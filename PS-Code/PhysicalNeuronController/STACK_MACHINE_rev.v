==> flow/design.v <==
module STACK_MACHINE_DATA  ( clk, rst,
								ctl, o_wait,
								DATA_in, DATA_out,
                            o_STACK_REG0, o_STACK_REG1, o_STACK_REG2,   
                            o_state, o_state_next
);
parameter DATA_WIDTH = 32;
parameter STACK_SIZE = 3;        
input clk, rst;
input [1:0] ctl;
input [DATA_WIDTH-1:0] DATA_in;
output reg o_wait;
output [DATA_WIDTH-1:0] DATA_out;
output [15:0]  o_STACK_REG0, o_STACK_REG1, o_STACK_REG2;   
output [1:0] o_state, o_state_next;
reg [1:0] next_state_reg, state_reg;
reg[DATA_WIDTH-1:0] _STACK_REG[STACK_SIZE-1:0];
reg[DATA_WIDTH-1:0] _next_STACK_REG[STACK_SIZE-1:0];
reg [DATA_WIDTH-1:0] buf_DATA_out;
always @(posedge clk) begin
	state_reg <= next_state_reg;
end
always @(posedge clk) begin
    if (rst)  begin
        _STACK_REG[0] <= 0;
        _STACK_REG[1] <= 0;
        _STACK_REG[2] <= 0;
    end
    else begin
        _STACK_REG[0] <= _next_STACK_REG[0];
        _STACK_REG[1] <= _next_STACK_REG[1];
        _STACK_REG[2] <= _next_STACK_REG[2];
    end
end
always @(posedge clk) begin
	if (rst) begin
		next_state_reg <= 0;
	end
	else begin
		case(state_reg)
			2'b00:
				case (ctl)
				2'b00:
					next_state_reg <= 2'b00;
				2'b01:
					next_state_reg <= 2'b00;
				2'b10:
					next_state_reg <= 2'b00;
				2'b11:
					next_state_reg <= 2'b01;
				default:
					next_state_reg <= 2'b00;
				endcase
			2'b01:
				case (ctl)
				2'b00:
					next_state_reg <= 2'b00;
				2'b01:
					next_state_reg <= 2'b01;
				2'b10:
					next_state_reg <= 2'b01;
				2'b11:
					next_state_reg <= 2'b10;
				default:
					next_state_reg <= 2'b00;
				endcase
			2'b10:
				case (ctl)
				2'b00:
					next_state_reg <= 2'b01;
				2'b01:
					next_state_reg <= 2'b10;
				2'b10:
					next_state_reg <= 2'b10;
				2'b11:
					next_state_reg <= 2'b11;
				default:
					next_state_reg <= 2'b00;
				endcase
			2'b11:
				case (ctl)
				2'b00:
					next_state_reg <= 2'b10;
				2'b01:
					next_state_reg <= 2'b11;
				2'b10:
					next_state_reg <= 2'b11;
				2'b11:
					next_state_reg <= 2'b10;
				default:
					next_state_reg <= 2'b00;
				endcase
			default:
				next_state_reg <= next_state_reg;
		endcase
	end
end
always @(posedge clk) begin
	if (rst) begin
        buf_DATA_out <= 0;
		o_wait <= 1'b0;
        _next_STACK_REG[0] <= 0;
        _next_STACK_REG[1] <= 0;
        _next_STACK_REG[2] <= 0;
	end
	else begin
		case (state_reg)
		2'b00:
			case (ctl)
			2'b00:
            begin
                buf_DATA_out <= _STACK_REG[0];
				o_wait <= 1'b0;
                _next_STACK_REG[0] <= 0;
                _next_STACK_REG[1] <= 0;
                _next_STACK_REG[2] <= 0;
            end
			2'b01:
            begin
                buf_DATA_out <= {{(DATA_WIDTH/2){1'b0}}, DATA_in[DATA_WIDTH/2-1:0]};
				o_wait <= 1'b0;
                _next_STACK_REG[0] <= 0;
                _next_STACK_REG[1] <= 0;
                _next_STACK_REG[2] <= 0;
            end
			2'b10:
            begin
                buf_DATA_out <= DATA_in;
				o_wait <= 1'b0;
                _next_STACK_REG[0] <= 0;
                _next_STACK_REG[1] <= 0;
                _next_STACK_REG[2] <= 0;
            end
			2'b11:
            begin
                buf_DATA_out <= {{(DATA_WIDTH/2){1'b0}}, DATA_in[(DATA_WIDTH/2)-1:0]};
				o_wait <= 1'b0;
                _next_STACK_REG[0] <= {{(DATA_WIDTH/2){1'b0}}, DATA_in[DATA_WIDTH-1:(DATA_WIDTH/2)]};
                _next_STACK_REG[1] <= 0;
                _next_STACK_REG[2] <= 0;
            end
			endcase
		2'b01:
			case (ctl)
			2'b00:
            begin
                buf_DATA_out <= _STACK_REG[0];
				o_wait <= 1'b0;
                _next_STACK_REG[0] <= 0;
                _next_STACK_REG[1] <= 0;
                _next_STACK_REG[2] <= 0;
            end
			2'b01:
            begin
                buf_DATA_out <= _STACK_REG[0];
				o_wait <= 1'b0;
                _next_STACK_REG[0] <= {{(DATA_WIDTH/2){1'b0}}, DATA_in[(DATA_WIDTH/2)-1:0]};
                _next_STACK_REG[1] <= 0;
                _next_STACK_REG[2] <= 0;
            end
			2'b10:
            begin
                buf_DATA_out <= _STACK_REG[0];
				o_wait <= 1'b0;
                _next_STACK_REG[0] <= DATA_in;
                _next_STACK_REG[1] <= 0;
                _next_STACK_REG[2] <= 0;
            end
			2'b11:
            begin
                buf_DATA_out <= _STACK_REG[0];
				o_wait <= 1'b0;
                _next_STACK_REG[0] <= {{(DATA_WIDTH/2){1'b0}}, DATA_in[(DATA_WIDTH/2)-1:0]};
                _next_STACK_REG[1] <= {{(DATA_WIDTH/2){1'b0}}, DATA_in[DATA_WIDTH-1:(DATA_WIDTH/2)]};
                _next_STACK_REG[2] <= 0;
            end
			endcase
		2'b10:
			case (ctl)
			2'b00:
            begin
                buf_DATA_out <= _STACK_REG[0];
				o_wait <= 1'b0;
                _next_STACK_REG[0] <= _STACK_REG[1];
                _next_STACK_REG[1] <= 0;
                _next_STACK_REG[2] <= 0;
            end
			2'b01:
            begin
                buf_DATA_out <= _STACK_REG[0];
				o_wait <= 1'b0;
                _next_STACK_REG[0] <= _STACK_REG[1];
                _next_STACK_REG[1] <= {{(DATA_WIDTH/2){1'b0}}, DATA_in[(DATA_WIDTH/2)-1:0]};
                _next_STACK_REG[2] <= 0;
            end
			2'b10:
            begin
                buf_DATA_out <= _STACK_REG[0];
				o_wait <= 1'b0;
                _next_STACK_REG[0] <= _STACK_REG[1];
                _next_STACK_REG[1] <= DATA_in;
                _next_STACK_REG[2] <= 0;
            end
			2'b11:
            begin
                buf_DATA_out <= _STACK_REG[0];
				o_wait <= 1'b0;
                _next_STACK_REG[0] <= _STACK_REG[1];
                _next_STACK_REG[1] <= {{(DATA_WIDTH/2){1'b0}}, DATA_in[(DATA_WIDTH/2)-1:0]};
                _next_STACK_REG[2] <= {{(DATA_WIDTH/2){1'b0}}, DATA_in[DATA_WIDTH-1:(DATA_WIDTH/2)]};
            end
			endcase
		2'b11:
			case (ctl)
			2'b00:
            begin
                buf_DATA_out <= _STACK_REG[0];
				o_wait <= 1'b0;
                _next_STACK_REG[0] <= _STACK_REG[1];
                _next_STACK_REG[1] <= _STACK_REG[2];
                _next_STACK_REG[2] <= 0;
            end
			2'b01:
            begin
                buf_DATA_out <= _STACK_REG[0];
				o_wait <= 1'b0;
                _next_STACK_REG[0] <= _STACK_REG[1];
                _next_STACK_REG[1] <= _STACK_REG[2];
                _next_STACK_REG[2] <= {{(DATA_WIDTH/2){1'b0}}, DATA_in[(DATA_WIDTH/2)-1:0]}; 
            end
			2'b10:
            begin
                buf_DATA_out <= _STACK_REG[0];
				o_wait <= 1'b0;
                _next_STACK_REG[0] <= _STACK_REG[1];
                _next_STACK_REG[1] <= _STACK_REG[2];
                _next_STACK_REG[2] <= DATA_in;
            end
			2'b11:
            begin
                buf_DATA_out <= _STACK_REG[0];
				o_wait <= 1'b1;
                _next_STACK_REG[0] <= _STACK_REG[1];
                _next_STACK_REG[1] <= _STACK_REG[2];
                _next_STACK_REG[2] <= 0;
            end
			endcase
		endcase
	end
end
assign o_STACK_REG0 = _STACK_REG[0];
assign o_STACK_REG1 = _STACK_REG[1];
assign o_STACK_REG2 = _STACK_REG[2];
assign o_state_next = next_state_reg;
assign o_state = state_reg;
assign DATA_out = buf_DATA_out;
endmodule
-- Step by step through the tools: STACK_MACHINE_DATA
Tool output for the design above, in the order of the flow.
Line numbers count from 1 in the design file above.
Cell names lack the library's common part.
Not given: --
- top module: STACK_MACHINE_DATA
- clock port: clk
- library: sky130hd
- timing corner: tt_025C_1v80

-- After elaboration
Source: Yosys, flattened and elaborated. Widths are those after wreduce; folded enables and synchronous resets count as part of the registers. Registers that Yosys merges into a memory's read port (data or address) are not register bits. Print and check cells do not count. Equal cells are merged and count once.
- noted reductions and logical operators: 11
- equality and inequality tests at 6
- noted multiplexer cells: 20
- operators by type and width (cell ; count):
    32-bit case mux with 3-bit select ; 5
    32-bit case mux with 4-bit select ; 1
    32-bit case mux with 2-bit select ; 2
    32-bit 2-to-1 mux ; 4
    2-bit case mux with 3-bit select ; 2
    2-bit OR reduction ; 5
    3-bit OR reduction ; 3
    2-bit equality test with constant B ; 4
    2-bit case mux with 4-bit select ; 1
    2-bit case mux with 2-bit select ; 2
    2-bit by 1-bit equality test with 1-bit output with constant B ; 2
    2-bit zero test ; 2
    4-bit OR reduction ; 1
    1-bit case mux with 2-bit select ; 2
    1-bit 2-to-1 mux ; 1
- noted elaborated cells: 47
- noted register bits after elaboration: 229
- input bits: 36
- output and inout bits: 85

-- Longest topological paths
Longest topological path by Yosys (ltp), each cell counted once; first at word level (registers and memories cut), then after technology mapping (sequential cells cut; the memories' decode and read muxes count).
- depth after elaboration at 4
- ABC_AREA: 1
- depth in mapped cells: 10

-- After synthesis
Source: synth_stat.txt of the flow (Yosys; design flattened, memories mapped). It holds for the ABC_AREA given above (unset counts as 0); a run with the other value may have another netlist.
Totals and module areas in this step are rounded.
- cells by type (cell ; count ; total area (µm²)):
    dfxtp_1 ; 229 ; 4.58E+03
    nor2_1 ; 211 ; 792.01
    nand2_1 ; 149 ; 559.286
    inv_1 ; 129 ; 484.214
    buf_4 ; 57 ; 427.91
    nand3_1 ; 73 ; 365.35
    a21oi_1 ; 61 ; 305.293
    o21ai_0 ; 33 ; 165.158
    buf_2 ; 29 ; 145.139
    nand4_1 ; 11 ; 68.816
    buf_6 ; 6 ; 67.565
    o21ai_1 ; 12 ; 60.058
    ha_1 ; 4 ; 50.048
    clkbuf_1 ; 13 ; 48.797
    nor2_8 ; 2 ; 40.038
    nand2_2 ; 6 ; 37.536
    nand2_4 ; 2 ; 22.522
    nand2_8 ; 1 ; 20.019
Not listed: further types 8, cells in them 10.
- synthesis area at 8300 µm²
- noted flip-flop cells: 229
- noted standard cells after synthesis: 1038
- area of sequential cells at 4580 µm²

-- Timing after synthesis
Path of least setup slack by OpenSTA after synthesis, without wires, with an ideal clock, recovery checks aside; 20% of the period is set as input and as output delay. Where synthesis merged equal registers, the netlist keeps one of their names.
- path type: input to register
- start: in ctl[0]
- end: reg _next_STACK_REG[2][10]
- noted clock period: 2.13 ns
- noted delay of the path: 1.350 ns
- setup time at 0.128 ns
- slack at 0.355 ns
- arrival time: 1.648 ns
- noted stages on the path: 9
- external input delay: 0.426 ns
- noted synthesis period reached: 1.775 ns
"delay of the path" is the arrival time less input delay plus setup time.
"stages on the path" counts driving pins, that of a launching flip-flop among them; a cell with two outputs on the path counts twice.
"synthesis period reached" = period - worst setup slack (recovery checks aside). The figure is calculated, with input and output delays left at 20% of the set period.
Between the ends stands the longest chain of elaborated cells between them, by number of cells; it is not shown to be the way that was timed. Of several equally long chains one is given.
A line is the first line of the expression or statement that the cell stems from. Yosys adds cells for indexed reads and writes and turns some case tables into memories.
A register here has more assigning lines than the two given.
- cell sequence: buf_2 -> buf_2 -> inv_1 -> ha_1 -> nor2_1 -> nor2_8 -> buf_6 -> a21oi_1 -> nor2_1
- length of the longest elaborated chain at 4
- elaborated cells on any way between the ends at 11
- classes of those cells: 3 x eq/ne; 4 x mux; 4 x reduce/logical
- RTL lines, path after synthesis (element ; line ; source):
    start: declaration ; 10 ; input [1:0] ctl;
    2-bit equality test ; 214 ; case (ctl)
    2-bit OR reduction ; -- ;
    32-bit case mux with 3-bit select ; 214 ;
    32-bit case mux with 3-bit select ; 107 ; case (state_reg)
    end: assignment ; 210 ; _next_STACK_REG[2] <= {{(DATA_WIDTH/2){1'b0}}, DATA_in[DATA_WIDTH-1:(DATA_WIDTH/2)]};
    end: assignment ; 229 ; _next_STACK_REG[2] <= {{(DATA_WIDTH/2){1'b0}}, DATA_in[(DATA_WIDTH/2)-1:0]};
    end: declaration ; 18 ; reg[DATA_WIDTH-1:0] _next_STACK_REG[STACK_SIZE-1:0];

-- Worst path after layout
Path of least setup slack in the final report of stored run 1 (OpenROAD, finished layout, wires in). Where an end is a register, its clock arrival counts in the times.
- path type: register to register
- start: reg state_reg[1]
- end: reg buf_DATA_out[15]
- noted clock period: 1.06 ns
- arrival time: 1.87 ns
- noted stages on the path: 8
- slack at -0.36 ns
- setup time at 0.07 ns
Between the ends stands the longest chain of elaborated cells between them, by number of cells; it is not shown to be the way that was timed. Of several equally long chains one is given.
A register here has more assigning lines than the two given.
- cell sequence: dfxtp_4 -> buf_6 -> buf_12 -> nor2_8 -> nand2_8 -> buf_12 -> o21ai_2 -> nor2_1
- length of the longest elaborated chain at 3
- elaborated cells on any way between the ends at 6
- classes of those cells: 3 x eq/ne; 1 x mux; 2 x reduce/logical
- RTL lines, path after layout (element ; line ; source):
    start: declaration ; 16 ; reg [1:0] next_state_reg, state_reg;
    start: assignment ; 21 ; state_reg <= next_state_reg;
    2-bit equality test ; 107 ; case (state_reg)
    3-bit OR reduction ; -- ;
    32-bit case mux with 2-bit select ; 107 ;
    end: assignment ; 112 ; buf_DATA_out <= _STACK_REG[0];
    end: assignment ; 120 ; buf_DATA_out <= {{(DATA_WIDTH/2){1'b0}}, DATA_in[DATA_WIDTH/2-1:0]};
    end: declaration ; 19 ; reg [DATA_WIDTH-1:0] buf_DATA_out;

Lab notebook: STACK_MACHINE_DATA

Measured results for STACK_MACHINE_DATA: 2 stored runs of the Yosys and OpenROAD flow on sky130hd. The settings differ; the order carries no meaning. The constraints put input and output delay at 20% of the set period each and load the outputs with 0.01 pF.
"power" rests on the timing tool's default activity at the inputs, not on a simulated workload.
Measured values are rounded.

Stored run 1

==> flow/run.sh <==
#!/bin/bash
# the make line also repeats the synthesis and layout settings of config.mk as NAME=value (left out here)
make -C /OpenROAD-flow-scripts/flow DESIGN_CONFIG=/design/flow/config.mk WORK_HOME=/design/flow/orfs CLKGATE_MAP_FILE= finish
==> flow/config.mk <==
export PLATFORM = sky130hd
export DESIGN_NAME = STACK_MACHINE_DATA
export DESIGN_NICKNAME = STACK_MACHINE_DATA
export VERILOG_FILES = /design/flow/design.v
export SDC_FILE = /design/flow/constraint.sdc
export NUM_CORES = 4
export LEC_CHECK = 0
export ABC_AREA = 1
export CAP_MARGIN = 10
export CORE_MARGIN = 9
export CORE_UTILIZATION = 41
export CTS_CLUSTER_DIAMETER = 358
export CTS_CLUSTER_SIZE = 67
export PLACE_DENSITY_LB_ADDON = 0.07
export SETUP_SLACK_MARGIN = -0.05
export SLEW_MARGIN = 20
==> flow/constraint.sdc <==
create_clock -name core_clock -period 1.06 [get_ports {clk}]
set_input_delay 0.2120 -clock core_clock [delete_from_list [all_inputs] [get_ports {clk}]]
set_output_delay 0.2120 -clock core_clock [all_outputs]
set_load 0.01 [all_outputs]

Measured in stored run 1:
- post-synthesis cell area at 8300 µm²
- lowest setup slack: -0.362 ns
- worst hold slack: 0.118 ns
- noted the post-layout utilization: 59.5 %
- noted the total die area: 25700 µm²
- noted the standard-cell area of the final layout: 11700 µm²
- noted the power: 14.4 mW

Stored run 2

==> flow/run.sh <==
#!/bin/bash
# the make line also repeats the synthesis and layout settings of config.mk as NAME=value (left out here)
make -C /OpenROAD-flow-scripts/flow DESIGN_CONFIG=/design/flow/config.mk WORK_HOME=/design/flow/orfs CLKGATE_MAP_FILE= finish
==> flow/config.mk <==
export PLATFORM = sky130hd
export DESIGN_NAME = STACK_MACHINE_DATA
export DESIGN_NICKNAME = STACK_MACHINE_DATA
export VERILOG_FILES = /design/flow/design.v
export SDC_FILE = /design/flow/constraint.sdc
export NUM_CORES = 4
export LEC_CHECK = 0
export ABC_AREA = 0
export CAP_MARGIN = 20
export CORE_MARGIN = 4
export CORE_UTILIZATION = 68
export GPL_ROUTABILITY_DRIVEN = 0
export GPL_TIMING_DRIVEN = 1
export MAX_ROUTING_LAYER = met5
export MIN_ROUTING_LAYER = met1
export PLACE_DENSITY_LB_ADDON = 0.22
export SLEW_MARGIN = 20
==> flow/constraint.sdc <==
create_clock -name core_clock -period 2.63 [get_ports {clk}]
set_input_delay 0.5260 -clock core_clock [delete_from_list [all_inputs] [get_ports {clk}]]
set_output_delay 0.5260 -clock core_clock [all_outputs]
set_load 0.01 [all_outputs]

Measured in stored run 2:
- worst hold slack: 0.362 ns
- noted the total die area: 13000 µm²
- noted the standard-cell area of the final layout: 9310 µm²
- post-synthesis cell area at 7660 µm²
- lowest setup slack: 0.659 ns
- noted the post-layout utilization: 85.1 %
- noted the power: 7.19 mW
