==> flow/design.v <==
module FIFOQueue(
    input clk,
    input rst,
    input enq,
    input deq,
    input [DATA_WIDTH-1:0] data_in,
    output reg [DATA_WIDTH-1:0] data_out,
    output full,
    output empty
);
parameter DEPTH = 8;  
parameter DATA_WIDTH = 32;  
reg [DATA_WIDTH-1:0] queue[0:DEPTH-1];
reg [2:0] head = 0;
reg [2:0] tail = 0;
reg _full, _empty;
always @(posedge clk or posedge rst) begin
    if (rst) begin
        head <= 0;
        tail <= 0;
        _full <= 0;
        _empty <= 1;
    end else begin
        _full <= (head == tail) && enq;
        _empty <= (head == tail) && !enq;
        if (enq && !full) begin
            queue[tail] <= data_in;
            tail <= (tail == DEPTH-1) ? 0 : tail + 1;
        end
        if (deq && !empty) begin
            data_out <= queue[head];
            head <= (head == DEPTH-1) ? 0 : head + 1;
        end
    end
end
assign full = _full;
assign empty = _empty;
endmodule
* Tool chain data of FIFOQueue
The steps from the RTL of FIFOQueue to its reports follow in flow order.
Line numbers count from 1 in the design file above.
Operators: Yosys type, input widths -> output width; for muxes data width and select width s.
Library cell names are shortened.
Not given: --
- Design top :: FIFOQueue
- Clock input :: clk
- Library :: sky130hd
- Library corner :: tt_025C_1v80

* Elaborated design
Counts by Yosys on the flattened word-level netlist (proc, flatten, opt, wreduce). Print and check cells are left out. Cells with the same type and inputs are merged into one.
- $add $sub $neg :: 2
- Equality and inequality tests :: 15
- Multiplexer cells :: 3
- Bitwise operators :: 1
- Reduce/logical cells :: 18
** Operators with widths (number)
- $pmux 32 s8 :: 1
- $eq 3x3->1 const B :: 8
- $reduce_and 3->1 :: 8
- $eq 3x2->1 const B :: 4
- $add 3x1->3 const B :: 2
- $eq 3x1->1 const B :: 2
- $logic_not 3->1 :: 2
- $mux 3 :: 2
- $logic_and 1x1->1 :: 4
- $logic_not 1->1 :: 3
- $eq 3x3->1 :: 1
- $reduce_and 2->1 :: 1
- $not 1->1 :: 1
- Register bits after elaboration :: 296
- Output and inout bits :: 34
- Elaborated cells :: 52

* Longest topological paths
Yosys ltp: most cells in a row. Word level: on the elaborated netlist, between registers, memories and ports. Mapped: between sequential cells and ports; inverters and the memories' decode and read muxes count.
- Word-level depth :: 3
- ABC_AREA :: 0
- Depth in mapped cells :: 11

* Mapped cells and area
The flow's flattened synthesis, as Yosys stat reports it; memories are mapped. The netlist is that of the ABC_AREA named above (0 if unset); the other value can give another one.
** Cells by type (number)
- edfxtp_1 :: 288
- a41oi_2 :: 30
- mux2_2 :: 35
- a222oi_1 :: 32
- a22o_1 :: 32
- nand2_1 :: 66
- dfrtp_1 :: 7
- nor3_1 :: 34
- ha_1 :: 12
- clkbuf_1 :: 35
- buf_6 :: 4
- and2_1 :: 6
- inv_1 :: 8
- dfstp_2 :: 1
- xnor2_1 :: 3
- and3_1 :: 3
- nor2_1 :: 5
- a41oi_1 :: 2
Not listed: further types 10, cells in them 12.
- Mapped cells :: 615
- Cell area after synthesis :: 11294.6 um^2
- Mapped flip-flops :: 296
- Buffer cells :: 42

* Timing after synthesis
Path of least setup slack by OpenSTA after synthesis, without wires, with an ideal clock, recovery checks aside; 20% of the period is set as input and as output delay. Where synthesis merged equal registers, the netlist keeps one of their names.
- Path type :: flip-flop to flip-flop
- Start point :: register head[2]
- End point :: register data_out[24]
- Clock period :: 2.53 ns
- Library setup time :: 0.154 ns
- Time at the first pin :: 0.000 ns
- Arrival :: 2.547 ns
- Required time :: 2.376 ns
- Slack :: -0.172 ns
- Delay of the path :: 2.701 ns
- Stages on the path :: 12
- Buffers on the path :: 6
- Synthesis period reached :: 2.702 ns
"delay of the path" is the arrival time less input delay plus setup time.
"stages on the path" counts driving pins, that of a launching flip-flop among them; a cell with two outputs on the path counts twice.
"synthesis period reached" is the clock period less the worst setup slack; recovery checks do not enter. This is arithmetic on one report: input and output delays are still those of the set period (20% each).
The rows between start and end are the longest chain of elaborated cells between them; the timing report does not say that the signal goes this way. Where chains are equally long, one stands for them.
Each line given opens the expression or statement behind the cell; cells for indexed reads and writes are added by Yosys, which also makes memories of some case tables.
- Path through :: dfrtp_1 > clkbuf_1 > clkbuf_1 > clkbuf_1 > inv_1 > ha_1 > or4_1 > clkbuf_2 > or2_1 > buf_2 > buf_6 > a41oi_2
- Cells in the longest elaborated chain :: 2
** Ends and longest elaborated chain, after synthesis
- start, declared :: line 14 : reg [2:0] head = 0;
- start, assigned :: line 19 : head <= 0;
- start, assigned :: line 32 : head <= (head == DEPTH-1) ? 0 : head + 1;
- $eq 3x3->1 :: line 31 : data_out <= queue[head];
- $pmux 32 s8 :: line 31
- end, assigned :: line 31
- end, declared :: line 7 : output reg [DATA_WIDTH-1:0] data_out,

* Path in the finished layout
From the final timing report of run 1: the path of least setup slack in the routed layout; clock arrival at registers is part of the times.
- Path type :: flip-flop to flip-flop
- Start point :: register head[0]
- End point :: register data_out[15]
- Clock period :: 1.85 ns
- Library setup time :: 0.16 ns
- Time at the first pin :: 0.54 ns
- Arrival :: 2.49 ns
- Required time :: 2.22 ns
- Slack :: -0.26 ns
- Stages on the path :: 7
- Buffers on the path :: 1
The rows between start and end are the longest chain of elaborated cells between them; the timing report does not say that the signal goes this way. Where chains are equally long, one stands for them.
- Path through :: dfrtp_2 > ha_4 > ha_4 > or4_4 > or2_4 > buf_12 > a41oi_2
- Cells in the longest elaborated chain :: 2
** Ends and longest elaborated chain, post-layout
- start, declared :: line 14 : reg [2:0] head = 0;
- start, assigned :: line 19 : head <= 0;
- start, assigned :: line 32 : head <= (head == DEPTH-1) ? 0 : head + 1;
- $eq 3x3->1 :: line 31 : data_out <= queue[head];
- $pmux 32 s8 :: line 31
- end, assigned :: line 31
- end, declared :: line 7 : output reg [DATA_WIDTH-1:0] data_out,

## Implementation results

Module FIFOQueue, platform sky130hd: 2 stored runs of the flow (Yosys, OpenROAD) with differing settings, in no particular order. Input and output delays are each 20% of the period that was set; the output load is 0.01 pF.
"achieved period" = clock period - worst setup slack. The figure is calculated, with input and output delays left at 20% of the set period.
"worst setup path time" means the part of the period allowed to the worst setup path (the constraints hold back 20% at inputs and 20% at outputs) less its slack; where the path has registers, the arrival times of their clocks count too.
"power consumption" is the tool's figure for a default switching activity; nothing was simulated.

** Run 1
- Settings :: period_ns=1.85; CORE_UTILIZATION=16; PLACE_DENSITY_LB_ADDON=0.18; CTS_CLUSTER_SIZE=72; CAP_MARGIN=30; SLEW_MARGIN=25; MIN_ROUTING_LAYER=met2; MAX_ROUTING_LAYER=met4; CORE_MARGIN=2
- Die area :: 72732.7 um^2
- Chip area in the Yosys report :: 11294.6 um^2
- Total negative slack :: -7.366 ns
- Achieved period :: 2.115 ns
- Worst setup path time :: 2.11 ns
- Class of the worst setup path :: flip-flop to flip-flop
- Standard-cell area after routing :: 15218.3 um^2
- Power consumption :: 24.382 mW
- Worst setup slack after layout :: -0.265 ns
- Utilization :: 21.8 %

** Run 2
- Settings :: period_ns=2.32; CORE_UTILIZATION=17; SETUP_SLACK_MARGIN=0.09; PLACE_DENSITY=0.68; CORE_ASPECT_RATIO=0.62; CORE_MARGIN=10; CELL_PAD_IN_SITES_DETAIL_PLACEMENT=2; GPL_TIMING_DRIVEN=1; CTS_CLUSTER_SIZE=46; CAP_MARGIN=20; SLEW_MARGIN=20
- Total negative slack :: 0.000 ns
- Worst setup slack after layout :: 0.095 ns
- Standard-cell area after routing :: 14551.5 um^2
- Power consumption :: 18.120 mW
- Die area :: 77445.2 um^2
- Utilization :: 22.1 %
- Achieved period :: 2.225 ns
- Worst setup path time :: 2.23 ns
- Class of the worst setup path :: flip-flop to flip-flop
- Chip area in the Yosys report :: 11294.6 um^2
